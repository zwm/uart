==> flow/design.v <==
module uart_receiver (
    input                   rstn,
    input                   clk,
    input                   rx_din,
    input                   rx_en,
    input   [15:0]          baud_rate,
    input                   word_len,        
    input                   parity_en,       
    input                   parity_type,     
    input   [1:0]           stop_len,        
    input                   samp_mode,       
    input                   irda_mode,       
    input                   ign_stop,        
    output                  rx_vld_p,
    output  [7:0]           rx_byte,
    output                  rx_parity,
    output                  start_noise_p,
    output                  data_noise_p,
    output                  parity_noise_p,
    output                  stop_noise_p,
    output                  parity_err_p,
    output                  stop_err_p,
    output  [7:0]           rx_state
);
localparam RX_IDLE          = 3'd0;
localparam RX_START         = 3'd1;
localparam RX_DATA          = 3'd2;
localparam RX_PARITY        = 3'd3;
localparam RX_STOP          = 3'd4;
reg [2:0] st_curr, st_next;
reg [11:0] cnt; reg [4:0] samp_cnt;
reg [1:0] bit0_num, bit1_num; reg [2:0] data_bit_cnt;
reg parity_buf; reg [7:0] data_buf;
wire [11:0] cnt_max; wire [2:0] data_bit_max;
wire cnt_start, cnt_end, bit_end, byte_end, stop_end;
reg stop_end_sel, stop_samp_en;
wire samp_point_pre, samp_point_mid;
wire start_judg, data_judg, stop_judg;
wire bit0_noise, bit1_noise, bit_noise, bit0_err, bit1_err;
wire start_samp_clr, data_samp_clr, stop_samp_clr;
assign data_bit_max         = ~word_len & parity_en ? 3'd6 : 3'd7;  
assign cnt_max              = samp_cnt[4] ? ({8'h0, baud_rate[3:0]} - 12'd1) : (baud_rate[15:4] - 12'd1);
assign cnt_start            = cnt == 12'd0;
assign cnt_end              = cnt == cnt_max;
assign bit_end              = cnt_end && (samp_cnt == 5'd15);
assign byte_end             = data_bit_cnt == data_bit_max;
assign stop_end             = ign_stop ? (samp_cnt == 4) : stop_end_sel;
assign samp_point_pre       = irda_mode ? 1'b0 : samp_mode ? (samp_cnt == 5) : (samp_cnt == 3 || samp_cnt == 5 || samp_cnt == 7);
assign samp_point_mid       = irda_mode ? (samp_cnt == 2) : samp_mode ? (samp_cnt == 9) : (samp_cnt == 8 || samp_cnt == 9 || samp_cnt == 10);
assign start_samp_clr       = irda_mode ? samp_cnt == 1 && cnt_start : (samp_cnt == 1 || samp_cnt == 8) && cnt_start;
assign data_samp_clr        = irda_mode ? samp_cnt == 1 && cnt_start : samp_cnt == 8 && cnt_start;
assign stop_samp_clr        = data_bit_cnt == 3'd0 && samp_cnt == 1 && cnt_start;
assign start_judg           = irda_mode ? (samp_cnt == 11 && cnt == 12'd0) : (samp_cnt == 8 || samp_cnt == 11) && cnt == 12'd0;
assign data_judg            = samp_cnt == 11 && cnt == 12'd0;
assign stop_judg            = stop_end;
assign samp_val             = (irda_mode | samp_mode) ? bit1_num[0] : bit1_num[1];
assign bit0_noise           = (irda_mode | samp_mode) ? 1'b0 : (bit0_num[1] & bit1_num[0]);  
assign bit1_noise           = (irda_mode | samp_mode) ? 1'b0 : (bit1_num[1] & bit0_num[0]);  
assign bit_noise            = (irda_mode | samp_mode) ? 1'b0 : ((|bit0_num) & (|bit1_num));
assign bit0_err             = (irda_mode | samp_mode) ? 1'b0 : bit1_num[1];  
assign bit1_err             = (irda_mode | samp_mode) ? 1'b0 : bit0_num[1];  
assign parity_err           = parity_en & (^{parity_type, parity_buf, data_buf});
assign start_fail           = start_judg && bit0_err;
assign start_noise_p        = (st_curr == RX_START)     && start_judg   && bit0_noise;
assign data_noise_p         = (st_curr == RX_DATA)      && data_judg    && bit_noise;
assign parity_noise_p       = (st_curr == RX_PARITY)    && data_judg    && bit_noise;
assign stop_noise_p         = (st_curr == RX_STOP)      && stop_judg    && bit1_noise;
assign parity_err_p         = (st_curr == RX_PARITY)    && data_judg    && parity_err;
assign stop_err_p           = (st_curr == RX_STOP)      && stop_judg    && bit1_err;
assign rx_vld_p             = st_curr == RX_DATA && st_next != RX_DATA;
assign rx_byte              = data_buf;
assign rx_parity            = parity_buf;
assign rx_state[7:3]        = 5'h0;  
assign rx_state[2:0]        = st_curr[2:0];
always @(*)
    case (stop_len)
        2'd0: begin  
            stop_end_sel    = cnt_end && samp_cnt == 12;
            if (samp_mode)  stop_samp_en = cnt_end && samp_cnt == 9;
            else            stop_samp_en = cnt_end && (samp_cnt == 8 || samp_cnt == 9 || samp_cnt == 10);
        end
        2'd1: begin  
            stop_end_sel    = cnt_end && samp_cnt == 5;
            if (samp_mode)  stop_samp_en = cnt_end && samp_cnt == 3;
            else            stop_samp_en = cnt_end && (samp_cnt == 2 || samp_cnt == 3 || samp_cnt == 4);
        end
        2'd2: begin  
            stop_end_sel    = cnt_end && samp_cnt == 12 && data_bit_cnt == 3'd1;
            if (samp_mode)  stop_samp_en = cnt_end && samp_cnt == 13;
            else            stop_samp_en = cnt_end && (samp_cnt == 13 || samp_cnt == 14 || samp_cnt == 15);
        end
        default: begin
            stop_end_sel    = cnt_end && samp_cnt ==  5 && data_bit_cnt == 3'd1;
            if (samp_mode)  stop_samp_en = cnt_end && samp_cnt == 11;
            else            stop_samp_en = cnt_end && (samp_cnt == 10 || samp_cnt == 11 || samp_cnt == 12);
        end
    endcase
always @(posedge clk or negedge rstn)
    if (~rstn)
        st_curr <= RX_IDLE;
    else if (~rx_en)
        st_curr <= RX_IDLE;
    else
        st_curr <= st_next;
always @(*) begin
    st_next = st_curr;
    case (st_curr)
        RX_IDLE: begin
            if (~rx_din)
                st_next = RX_START;
        end
        RX_START: begin
            if (start_fail)
                st_next = RX_IDLE;
            else if (bit_end)
                st_next = RX_DATA;
        end
        RX_DATA: begin
            if (bit_end & byte_end)
                if (parity_en | word_len)
                    st_next = RX_PARITY;
                else
                    st_next = RX_STOP;
        end
        RX_PARITY: begin
            if (bit_end)
                st_next = RX_STOP;
        end
        RX_STOP: begin
            if (stop_end)
                st_next = RX_IDLE;
        end
        default: begin
            st_next = RX_IDLE;
        end
    endcase
end
always @(posedge clk or negedge rstn)
    if (~rstn) begin
        cnt <= 0;
        samp_cnt <= 0;
    end
    else if (st_curr == RX_IDLE && st_next == RX_START) begin
        cnt <= 0;
        samp_cnt <= 0;
    end
    else if (st_curr == RX_START || st_curr == RX_DATA || st_curr == RX_PARITY || st_curr == RX_STOP) begin
        if (cnt == cnt_max) begin
            cnt <= 0;
            if (samp_cnt == 5'd16)
                samp_cnt <= 5'd0;
            else if (samp_cnt == 5'd15 && baud_rate[3:0] == 4'h0)
                samp_cnt <= 5'd0;
            else
                samp_cnt <= samp_cnt + 1;
        end
        else begin
            cnt <= cnt + 1;
        end
    end
always @(posedge clk or negedge rstn)
    if (~rstn) begin
        bit0_num <= 0;
        bit1_num <= 0;
    end
    else if (st_curr == RX_START) begin
        if (start_samp_clr) begin
            bit0_num <= 0;
            bit1_num <= 0;
        end
        else if (cnt_end && (samp_point_pre || samp_point_mid)) begin
            bit0_num <= bit0_num + {1'b0, ~rx_din};
            bit1_num <= bit1_num + {1'b0, rx_din};
        end
    end
    else if (st_curr == RX_DATA || st_next == RX_PARITY) begin
        if (data_samp_clr) begin
            bit0_num <= 0;
            bit1_num <= 0;
        end
        else if (cnt_end && samp_point_mid) begin
            bit0_num <= bit0_num + {1'b0, ~rx_din};
            bit1_num <= bit1_num + {1'b0, rx_din};
        end
    end
    else if (st_curr == RX_STOP) begin
        if (stop_samp_clr) begin
            bit0_num <= 0;
            bit1_num <= 0;
        end
        else if (stop_samp_en) begin
            bit0_num <= bit0_num + {1'b0, ~rx_din};
            bit1_num <= bit1_num + {1'b0, rx_din};
        end
    end
always @(posedge clk or negedge rstn)
    if (~rstn) begin
        data_bit_cnt <= 0;
    end
    else if (st_curr == RX_START && st_next != RX_START) begin
        data_bit_cnt <= 0;
    end
    else if ((st_curr == RX_DATA || st_curr == RX_STOP) && bit_end) begin
        if (byte_end)
            data_bit_cnt <= 0;
        else
            data_bit_cnt <= data_bit_cnt + 1;
    end
always @(posedge clk)
    if (st_curr == RX_START && st_next != RX_START)
        data_buf <= 0;
    else if (st_curr == RX_DATA && data_judg)
        data_buf[data_bit_cnt] <= samp_val;
always @(posedge clk)
    if (st_curr == RX_START && st_next != RX_START)
        parity_buf <= 0;
    else if (st_curr == RX_PARITY && data_judg)
        parity_buf <= samp_val;
endmodule
==> From RTL to reports: uart_receiver <==
What the tools print for uart_receiver, step after step.
Line numbers count from 1 in the design file above.
Operators carry their Yosys type and port widths (W data, S select, Z words).
Cell names lack the library's common part.
{ "design": {"top": "uart_receiver", "clk_port": "clk", "lib": "sky130hd", "lib_corner": "tt_025C_1v80"} }

==> After elaboration <==
Counts by Yosys on the flattened word-level netlist (proc, flatten, opt, wreduce; memories kept). Register bits leave out memories and registers merged into their read ports (data or address). Print and check cells are left out. Cells with the same type and inputs are merged into one.
{ "classes": {"n_addsub": 8, "equal": 30, "shift": 2, "muxes": 60, "logic": 13, "reduce_logical": 71} }
{ "op_table": {"columns": ["op", "n"], "rows": [
  ["$mux W12", 4],
  ["$eq A5 B4 Y1 const B", 8],
  ["$logic_and A1 B1 Y1", 38],
  ["$mux W2", 18],
  ["$mux W3", 11],
  ["$mux W5", 5],
  ["$mux W1", 19],
  ["$logic_or A1 B1 Y1", 18],
  ["$eq A5 B3 Y1 const B", 3],
  ["$pmux W3 S5", 1],
  ["$add A12 B1 Y12 const B", 1],
  ["$sub A12 B1 Y12 const B", 1],
  ["$eq A12 B12 Y1", 1],
  ["$logic_not A12 Y1", 1],
  ["$reduce_xor A10 Y1", 1],
  ["$eq A5 B2 Y1 const B", 2],
  ["$eq A3 B1 Y1 const B", 3],
  ["$eq A3 B2 Y1 const B", 3],
  ["$shift A1 B4 Y8", 1],
  ["$shift A1 B4 Y8 const A", 1],
  ["$and A8 B8 Y8", 1],
  ["$or A8 B8 Y8", 1],
  ["$not A8 Y8", 1],
  ["$and A1 B1 Y1", 6],
  ["$reduce_bool A2 Y1", 3],
  ["$logic_not A3 Y1", 2],
  ["$pmux W1 S3", 2],
  ["$sub A4 B1 Y5 const B", 1]
]} }
Other operator kinds: 23; their cells: 27.
{ "word_totals": {"ff_bits": 36, "in_bits": 28, "out_inout_bits": 24, "elab_cells": 192} }

==> Depth <==
Depth = most cells in a row (Yosys ltp): at word level without a register or memory, in the mapped netlist without a sequential cell, where the memories' decode and read muxes count.
{ "depth": {"word_depth": 13, "ABC_AREA": 0, "ltp_mapped": 12, "mapped_depth_nobuf": 11} }

==> After synthesis <==
Yosys stat after the flow's synthesis: flattened, memories mapped to cells. It holds for the ABC_AREA given above (unset counts as 0); a run with the other value may have another netlist.
{ "synth_totals": {"stdcells": 460, "synth_area_um2": 3472.1, "seqArea_um2": 855.8, "ffs": 36, "n_buf": 31} }
{ "by_type": {"columns": ["cell_type", "n", "area_total_um2"], "rows": [
  ["dfrtp_1", 27, 675.648],
  ["ha_1", 17, 212.704],
  ["dfxtp_1", 9, 180.173],
  ["xnor2_1", 20, 175.168],
  ["nand2_1", 46, 172.666],
  ["o21ai_0", 30, 150.144],
  ["nor2_1", 39, 146.39],
  ["nor3_1", 21, 105.101],
  ["nor2b_1", 15, 93.84],
  ["xor2_1", 10, 87.584],
  ["inv_1", 21, 78.826],
  ["a21oi_1", 15, 75.072],
  ["clkbuf_1", 20, 75.072],
  ["nand3_1", 15, 75.072],
  ["nand2b_1", 11, 68.816],
  ["nor4_1", 11, 68.816],
  ["and3_1", 10, 62.56],
  ["a22oi_1", 8, 60.058]
]} }
Not listed: further types 52, cells in them 115.

==> Timing after synthesis <==
OpenSTA on the mapped netlist: ideal clock, no wires. The path of least setup slack (recovery checks aside). Input and output delay are each 20% of the period. Register names are those of the netlist, which keeps one name where synthesis merged equal registers.
{ "synth_timing": {"kind": "input -> output", "from": "input port baud_rate[0]", "to": "output port stop_noise_p", "tclk_ns": 9.51, "input_delay_ns": 1.902, "out_delay_ns": 1.902, "t_first_pin_ns": 1.902, "t_arrival_ns": 4.399, "required_ns": 7.608, "setup_slack_ns": 3.209, "delay_ns": 2.497, "driving_pins": 11, "path_buffers": 0, "synth_period_reached_ns": 6.301} }
"delay_ns" is the arrival time less input delay plus setup time.
A path that ends at an output port has no setup time.
"driving_pins": output pins that drive a net of the path, with the launching flip-flop's if there is one; two outputs of one cell count as two.
"synth_period_reached_ns" = period - worst setup slack (recovery checks aside). The figure is calculated, with input and output delays left at 20% of the set period.
Between the ends stands the longest chain of elaborated cells between them, by number of cells; it is not shown to be the way that was timed. Of several equally long chains one is given.
Each line given opens the expression or statement behind the cell; cells for indexed reads and writes are added by Yosys, which also makes memories of some case tables.
{ "synth_via": {"path_cell_list": "inv_1 -> ha_1 -> or3b_2 -> nor2_1 -> nor3_1 -> or3_1 -> nor4_1 -> nand4_1 -> a21oi_1 -> nor2b_1 -> nor3b_1", "elab_chain_cells": 9, "cone_cells": 11, "classes_between": "add/sub: 1; eq/ne: 1; mux: 3; reduce/logical: 6"} }
{ "synth_lines": {"columns": ["item", "line_no", "source"], "rows": [
  ["start, declared", 6, "input   [15:0]          baud_rate,"],
  ["$sub A4 B1 Y5", 42, "assign cnt_max              = samp_cnt[4] ? ({8'h0, baud_rate[3:0]} - 12'd1) : (baud_rate[15:4] - 12'd1);"],
  ["$mux W12", 42, null],
  ["$eq A12 B12 Y1", 44, "assign cnt_end              = cnt == cnt_max;"],
  ["$logic_and A1 B1 Y1 (2 in a row)", 93, "stop_end_sel    = cnt_end && samp_cnt ==  5 && data_bit_cnt == 3'd1;"],
  ["$pmux W1 S3", 76, "case (stop_len)"],
  ["$mux W1", 47, "assign stop_end             = ign_stop ? (samp_cnt == 4) : stop_end_sel;"],
  ["$logic_and A1 B1 Y1 (2 in a row)", 67, "assign stop_noise_p         = (st_curr == RX_STOP)      && stop_judg    && bit1_noise;"],
  ["end, declared", 20, "output                  stop_noise_p,"]
]} }

==> Path in the finished layout <==
From the final timing report of entry B: the path of least setup slack in the routed layout; clock arrival at registers is part of the times.
{ "layout_timing": {"kind": "input -> output", "from": "input port baud_rate[13]", "to": "output port rx_vld_p", "tclk_ns": 7.08, "input_delay_ns": 1.42, "out_delay_ns": 1.42, "t_first_pin_ns": 1.42, "t_arrival_ns": 4.40, "required_ns": 5.66, "setup_slack_ns": 1.27, "driving_pins": 12, "path_buffers": 3} }
Between the ends stands the longest chain of elaborated cells between them, by number of cells; it is not shown to be the way that was timed. Of several equally long chains one is given.
{ "layout_via": {"path_cell_list": "clkdlybuf4s50_1 -> or4_4 -> a21oi_2 -> nor3_1 -> or3_4 -> nor4_4 -> buf_4 -> and2_4 -> nand3_2 -> a2bb2oi_1 -> o21a_1 -> dlygate4sd2_1", "elab_chain_cells": 11, "cone_cells": 19, "classes_between": "add/sub: 1; eq/ne: 2; mux: 9; logic: 1; reduce/logical: 6"} }
{ "layout_lines": {"columns": ["item", "line_no", "source"], "rows": [
  ["start, declared", 6, "input   [15:0]          baud_rate,"],
  ["$sub A12 B1 Y12", 42, "assign cnt_max              = samp_cnt[4] ? ({8'h0, baud_rate[3:0]} - 12'd1) : (baud_rate[15:4] - 12'd1);"],
  ["$mux W12", 42, null],
  ["$eq A12 B12 Y1", 44, "assign cnt_end              = cnt == cnt_max;"],
  ["$logic_and A1 B1 Y1 (2 in a row)", 93, "stop_end_sel    = cnt_end && samp_cnt ==  5 && data_bit_cnt == 3'd1;"],
  ["$pmux W1 S3", 76, "case (stop_len)"],
  ["$mux W1", 47, "assign stop_end             = ign_stop ? (samp_cnt == 4) : stop_end_sel;"],
  ["$mux W3", 130, "if (stop_end)"],
  ["$pmux W3 S5", 107, "case (st_curr)"],
  ["$ne A3 B2 Y1", 70, "assign rx_vld_p             = st_curr == RX_DATA && st_next != RX_DATA;"],
  ["$logic_and A1 B1 Y1", 70, null],
  ["end, declared", 14, "output                  rx_vld_p,"]
]} }

Hand-over note for uart_receiver

Design uart_receiver on sky130hd. What follows are 2 stored runs of the flow, each under its own settings; their order means nothing. The constraints put input and output delay at 20% of the set period each and load the outputs with 0.01 pF.
By "clock period reached" is meant the clock period of the run minus its worst setup slack. This is arithmetic on one report: input and output delays are still those of the set period (20% each).
By "total power after layout" is meant OpenSTA's value without simulated activity: inputs other than the clock are taken to toggle once in ten clock periods, and the tool carries that through the logic.

==> entry A: settings <==
{ "period_ns": 2.77, "CORE_UTILIZATION": 61, "PLACE_DENSITY_LB_ADDON": 0.16, "MAX_ROUTING_LAYER": "met4", "CAP_MARGIN": 20, "CORE_MARGIN": 2, "SLEW_MARGIN": 20 }
==> entry A: results <==
no final report: routing broke off with DPL-0038

==> entry B: settings <==
{ "period_ns": 7.08, "CORE_UTILIZATION": 66, "SETUP_SLACK_MARGIN": 1.22, "PLACE_DENSITY": 0.67, "TNS_END_PERCENT": 75, "GPL_ROUTABILITY_DRIVEN": 0, "CTS_CLUSTER_SIZE": 25, "CTS_CLUSTER_DIAMETER": 238, "CAP_MARGIN": 20, "CORE_MARGIN": 2, "SLEW_MARGIN": 20 }
==> entry B: results <==
total power after layout: 0.0006643 W
utilization of the finished layout: 81.7 %
die size: 5856.8 um^2
clock period reached: 5.812 ns
worst slack on setup checks: 1.268 ns
cell area after synthesis: 3472.1 um^2

End of note.
